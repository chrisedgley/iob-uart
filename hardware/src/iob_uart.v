==> flow/design.v <==
`timescale 1ns/1ps
module iob_uart 
  # (
     parameter DATA_W = 32
     )
  (
   input                     clk,
   input                     rst,
   input                     valid,
   input [2:0]               address,
   input [16-1:0] wdata,
   input                     wstrb,
   output reg [DATA_W-1:0]   rdata,
   output reg                ready,
   output                    txd,
   input                     rxd,
   input                     cts,
   output                    rts
   );
   wire                            tx_wait;
   reg [15:0]                      bit_duration;
   reg                             tx_en;
   reg                             rx_en;
   reg [3:0]                       recv_state;
   reg [15:0]                      recv_counter;
   reg [7:0]                       recv_pattern;
   reg [7:0]                       recv_buf_data;
   reg                             recv_buf_valid;
   reg [9:0]                       send_pattern;
   reg [3:0]                       send_bitcnt;
   reg [15:0]                      send_counter;
   reg                             data_write_en;
   wire                            data_read_en;
   reg                             div_write_en;
   reg                             rst_soft_en;
   reg                             tx_en_en;
   reg                             rx_en_en;
   wire                            rst_int;
   reg                             rst_soft;
   reg [1:0]                       cts_int;
   always @(posedge clk, posedge rst)
     if(rst)
       rst_soft <= 1'b0;
     else if (rst_soft_en)
       rst_soft <= wdata[0];
     else
       rst_soft <= 1'b0;
   assign rst_int = rst | rst_soft;
   reg [2:0]       address_reg;
   reg             wstrb_reg;
   always @(posedge clk) begin
      wstrb_reg <= wstrb;
      address_reg <= address;
   end
   always @(posedge clk, posedge rst)
     if(rst)
       ready <= 1'b0;
     else
        ready <= valid;
   always @(posedge clk, posedge rst_int)
     if(rst_int)
       tx_en <= 1'b0;
     else if (tx_en_en)
       tx_en <= wdata[0];
   always @(posedge clk, posedge rst_int)
     if(rst_int)
       rx_en <= 1'b0;
     else if (rx_en_en)
       rx_en <= wdata[0];
   assign rts = rx_en;
   always @(posedge clk) 
     cts_int <= {cts_int[0], cts};
   always @* begin
      data_write_en = 1'b0;
      div_write_en = 1'b0;
      rst_soft_en = 1'b0;
      rx_en_en = 1'b0;  
      tx_en_en = 1'b0;  
      if(valid & wstrb)
        case (address)
          (3'd1): div_write_en = 1'b1;
          (3'd2): data_write_en = 1'b1;
          (3'd3): rst_soft_en = 1'b1;
          (3'd6): tx_en_en = 1'b1;
          (3'd5): rx_en_en = 1'b1;
          default:;
        endcase
   end  
   always @* begin
      rdata = 0;
      if(ready & ~wstrb_reg)
        case (address_reg)
          (3'd0): rdata = {{(DATA_W-1 ){1'b0}}, tx_wait | ~cts_int[1]};
          (3'd1)       : rdata = {{(DATA_W-16){1'b0}}, bit_duration};
          (3'd2)      : rdata = {{(DATA_W-8 ){1'b0}}, recv_buf_data};
          (3'd4): rdata = {{(DATA_W-1 ){1'b0}}, recv_buf_valid};
          default         : rdata = 0;
        endcase
   end
   assign data_read_en = valid & ~wstrb & (address == (3'd2));
   assign tx_wait = (send_bitcnt != 4'd0);
   always @(posedge clk)
     if (rst_int)
       bit_duration <= 1;
     else if (div_write_en)
       bit_duration <= wdata;
   always @(posedge clk, posedge rst_int)
     if(rst_int)  
       send_counter <= 16'd0;
     else if(data_write_en)  
       send_counter <= 16'd1;
     else if(send_counter == bit_duration)  
       send_counter <= 16'd1;             
     else if(send_counter != 16'd0)  
       send_counter <= send_counter + 1'b1;
   always @(posedge clk, posedge rst_int)
     if (rst_int)  
       send_bitcnt <= 4'd0;
     else if (data_write_en)  
       send_bitcnt <= 4'd10;
     else if (send_bitcnt != 0 && send_counter == bit_duration)  
       send_bitcnt <= send_bitcnt - 1'b1;
   always @(posedge clk, posedge rst_int)
     if (rst_int)  
       send_pattern <= ~10'b0;
     else if (data_write_en)  
       send_pattern <= {1'b1, wdata[7:0], 1'b0};
     else if (send_bitcnt && send_counter == bit_duration) 
       send_pattern <= {1'b1, send_pattern[9:1]};
   assign txd = send_pattern[0] | ~tx_en;
   always @(posedge clk, posedge rst_int) begin
      if (rst_int) begin
         recv_state <= 0;
         recv_counter <= 0;
         recv_pattern <= 0;
         recv_buf_data <= 0;
         recv_buf_valid <= 1'b0;
      end else begin
         recv_counter <= recv_counter + 1'b1;
         if (data_read_en)
            recv_buf_valid <= 1'b0;
         case (recv_state)
           4'd0: begin
              if (!rxd)  
                 recv_state <= 1;
              recv_counter <= 1;  
           end
           4'd1:  
             if ( recv_counter == (bit_duration/2) ) begin
                recv_state <= 2;
                recv_counter <= 1;
             end
           default:  
             if (recv_counter == bit_duration) begin
                recv_pattern <= {rxd, recv_pattern[7:1]};  
                recv_state <= recv_state + 1'b1;
                recv_counter <= 1;
             end
           4'd10:
             if (recv_counter == bit_duration) begin
                recv_buf_data <= recv_pattern;
                recv_buf_valid <= 1'b1;
                recv_state <= 0;
             end
         endcase
      end
   end
endmodule
# == Step by step through the tools: iob_uart ==
# What the tools print for iob_uart, step after step.
# Line numbers count from 1 in the design file above.
# Cell names lack the library's common part.
# The mark - stands for no value.
# setup
top,iob_uart
clock,clk
cell_library,sky130hd
lib_corner,tt_025C_1v80

# == After elaboration ==
# Counts by Yosys on the flattened word-level netlist (proc, flatten, opt, wreduce; memories kept). Register bits leave out memories and registers merged into their read ports (data or address). Print and check cells are left out. Cells with the same type and inputs are merged into one.
# classes
n_addsub,4
equal,16
muxes,31
logic,12
n_reduce_logical,14
# ops
cell,count
2-to-1 mux 16 bit,6
parallel mux 16 bit (select 4 bit),1
parallel mux 16 bit (select 3 bit),1
adder 16 x 1 -> 16 bit (second input constant),2
== test 16 bit,2
2-to-1 mux 4 bit,6
2-to-1 mux 10 bit,2
== test 16 x 15 -> 1 bit,1
nonzero test 16 bit,1
2-to-1 mux 1 bit,14
parallel mux 4 bit (select 3 bit),1
== test 3 x 2 -> 1 bit (second input constant),3
== test 3 bit (second input constant),3
inequality test 2 bit (second input constant),3
== test 3 x 1 -> 1 bit (second input constant),2
nonzero test 3 bit,2
inverter 1 bit,5
bitwise AND 1 bit,4
AND reduction 2 bit,2
nonzero test 2 bit,2
adder 4 x 1 -> 4 bit (second input constant),1
subtractor 4 x 1 -> 4 bit (second input constant),1
== test 4 x 1 -> 1 bit (second input constant),1
logical AND 4 x 1 -> 1 bit,1
== test 4 bit (second input constant),1
zero test 4 bit,1
AND reduction 4 bit,1
nonzero test 4 bit,1
# Not listed: further kinds 4, cells in them 6.
# word_totals
regBits,93
inputBits,25
wordCells,93

# == Depth ==
# Longest topological path by Yosys (ltp), each cell counted once; first at word level (registers and memories cut), then after technology mapping (sequential cells cut; the memories' decode and read muxes count).
# depth
depth_word,6
ABC_AREA,1
mapped_depth,13
mapped_depth_nobuf,11

# == Synthesis result ==
# Yosys stat after the flow's synthesis: flattened, memories mapped to cells. It holds for the ABC_AREA given above (unset counts as 0); a run with the other value may have another netlist.
# mapped
stdcells,715
synth_area_um2,5323.9
seq_area_um2,2203.4
ffs,92
n_buf,35
# types
type,count,area_total_um2
dfrtp_1,61,1.53E+03
nand2_1,200,750.72
dfxtp_1,22,440.422
xor2_1,43,376.611
inv_1,73,274.013
nor2_1,64,240.23
dfstp_2,9,236.477
nand3_1,47,235.226
nor3_1,37,185.178
o21ai_0,30,150.144
a21oi_1,27,135.13
buf_4,16,120.115
ha_1,9,112.608
nand4_1,17,106.352
o21ai_2,8,70.067
buf_6,5,56.304
clkbuf_1,8,30.029
buf_2,5,25.024
# Other cell types: 23; their cells: 34.

# == Worst setup path after synthesis ==
# OpenSTA on the mapped netlist: ideal clock, no wires. The path of least setup slack (recovery checks aside). Input and output delay are each 20% of the period. Register names are those of the netlist, which keeps one name where synthesis merged equal registers.
# synth_path
path_type,input-to-reg
start,input rst
end,register bit_duration[10]
clock_period_ns,3.93
in_delay_ns,0.786
launch_ns,0.786
arrival_ns,3.643
required_time_ns,3.850
slack_ns,0.207
path_delay_ns,2.937
stages,4
n_path_buf,1
period_less_setup_slack_ns,3.723
# "path_delay_ns" = arrival - input delay + setup time.
# "stages" counts driving pins, that of a launching flip-flop among them; a cell with two outputs on the path counts twice.
# "period_less_setup_slack_ns" is the clock period less the worst setup slack; recovery checks do not enter. This is arithmetic on one report: input and output delays are still those of the set period (20% each).
# The rows between start and end are the longest chain of elaborated cells between them; the timing report does not say that the signal goes this way. Where chains are equally long, one stands for them.
# A line is the first line of the expression or statement that the cell stems from. Yosys adds cells for indexed reads and writes and turns some case tables into memories.
# synth_between
cell_sequence,nor2_1 -> clkbuf_1 -> o21ai_0 -> a21oi_1
elab_chain_len,1
# synth_lines
element,line,rtl
start: declaration,8,"input                     rst,"
OR 1 bit,48,assign rst_int = rst | rst_soft;
end: assignment,104,bit_duration <= 1;
end: assignment,106,bit_duration <= wdata;
end: declaration,21,reg [15:0]                      bit_duration;

# == Path in the finished layout ==
# From the final timing report of run 1: the path of least setup slack in the routed layout; clock arrival at registers is part of the times.
# layout_path
path_type,reg-to-output
start,register address_reg[0]
end,output rdata[0]
clock_period_ns,3.46
out_delay_ns,0.69
launch_ns,0.35
arrival_ns,2.39
required_time_ns,2.77
slack_ns,0.38
stages,8
n_path_buf,1
# The rows between start and end are the longest chain of elaborated cells between them; the timing report does not say that the signal goes this way. Where chains are equally long, one stands for them.
# layout_between
cell_sequence,dfxtp_1 -> clkinv_1 -> nor2_2 -> nand2_2 -> o21ai_0 -> nor2_1 -> nor2_1 -> clkdlybuf4s50_1
elab_chain_len,3
# layout_lines
element,line,rtl
start: declaration,49,reg [2:0]       address_reg;
start: assignment,53,address_reg <= address;
== test 3 bit,92,case (address_reg)
parallel mux 16 bit (select 4 bit),92,
2-to-1 mux 16 bit,91,if(ready & ~wstrb_reg)
end: declaration,13,"output reg [DATA_W-1:0]   rdata,"

# Module iob_uart, platform sky130hd: 2 stored runs of the flow (Yosys, OpenROAD) with differing settings, in no particular order. Input and output delays are each 20% of the period that was set; the output load is 0.01 pF.
# "worstPathTime_ns" is the time allowed to the run's worst setup path (the clock period less input and output delay, where it has them) less its slack. Clock arrival times count: a late capture clock shortens it, a late launch clock lengthens it.
# By "totalPower_mw" is meant OpenSTA's value without simulated activity: inputs other than the clock are taken to toggle once in ten clock periods, and the tool carries that through the logic.
# Among the settings, . means not set for that run.
setting or result,run 1,run 2
period_ns,3.46,2.94
CORE_UTILIZATION,23,36
SETUP_SLACK_MARGIN,0.01,.
PLACE_DENSITY_LB_ADDON,0.1,.
HOLD_SLACK_MARGIN,0.22,.
CORE_ASPECT_RATIO,1.82,.
CELL_PAD_IN_SITES_GLOBAL_PLACEMENT,1,.
ABC_AREA,1,.
GPL_TIMING_DRIVEN,1,.
GPL_ROUTABILITY_DRIVEN,0,.
CTS_CLUSTER_SIZE,31,.
CAP_MARGIN,0,20
MAX_ROUTING_LAYER,met4,.
CORE_MARGIN,2,2
SLEW_MARGIN,20,20
tns_setup_ns,0.000,0.000
utilization_frac,0.276,0.441
worstPathTime_ns,2.39,2.12
path_kind,reg-to-output,reg-to-output
fin_hold_ws_ns,0.336,0.326
setup_ws_ns,0.375,0.234
cell_area_final_um2,6327.3,5883.1
yosys.chip_area_um2,5323.9,4967.3
totalPower_mw,3.718,4.488
die_um2,24435.2,14753.7
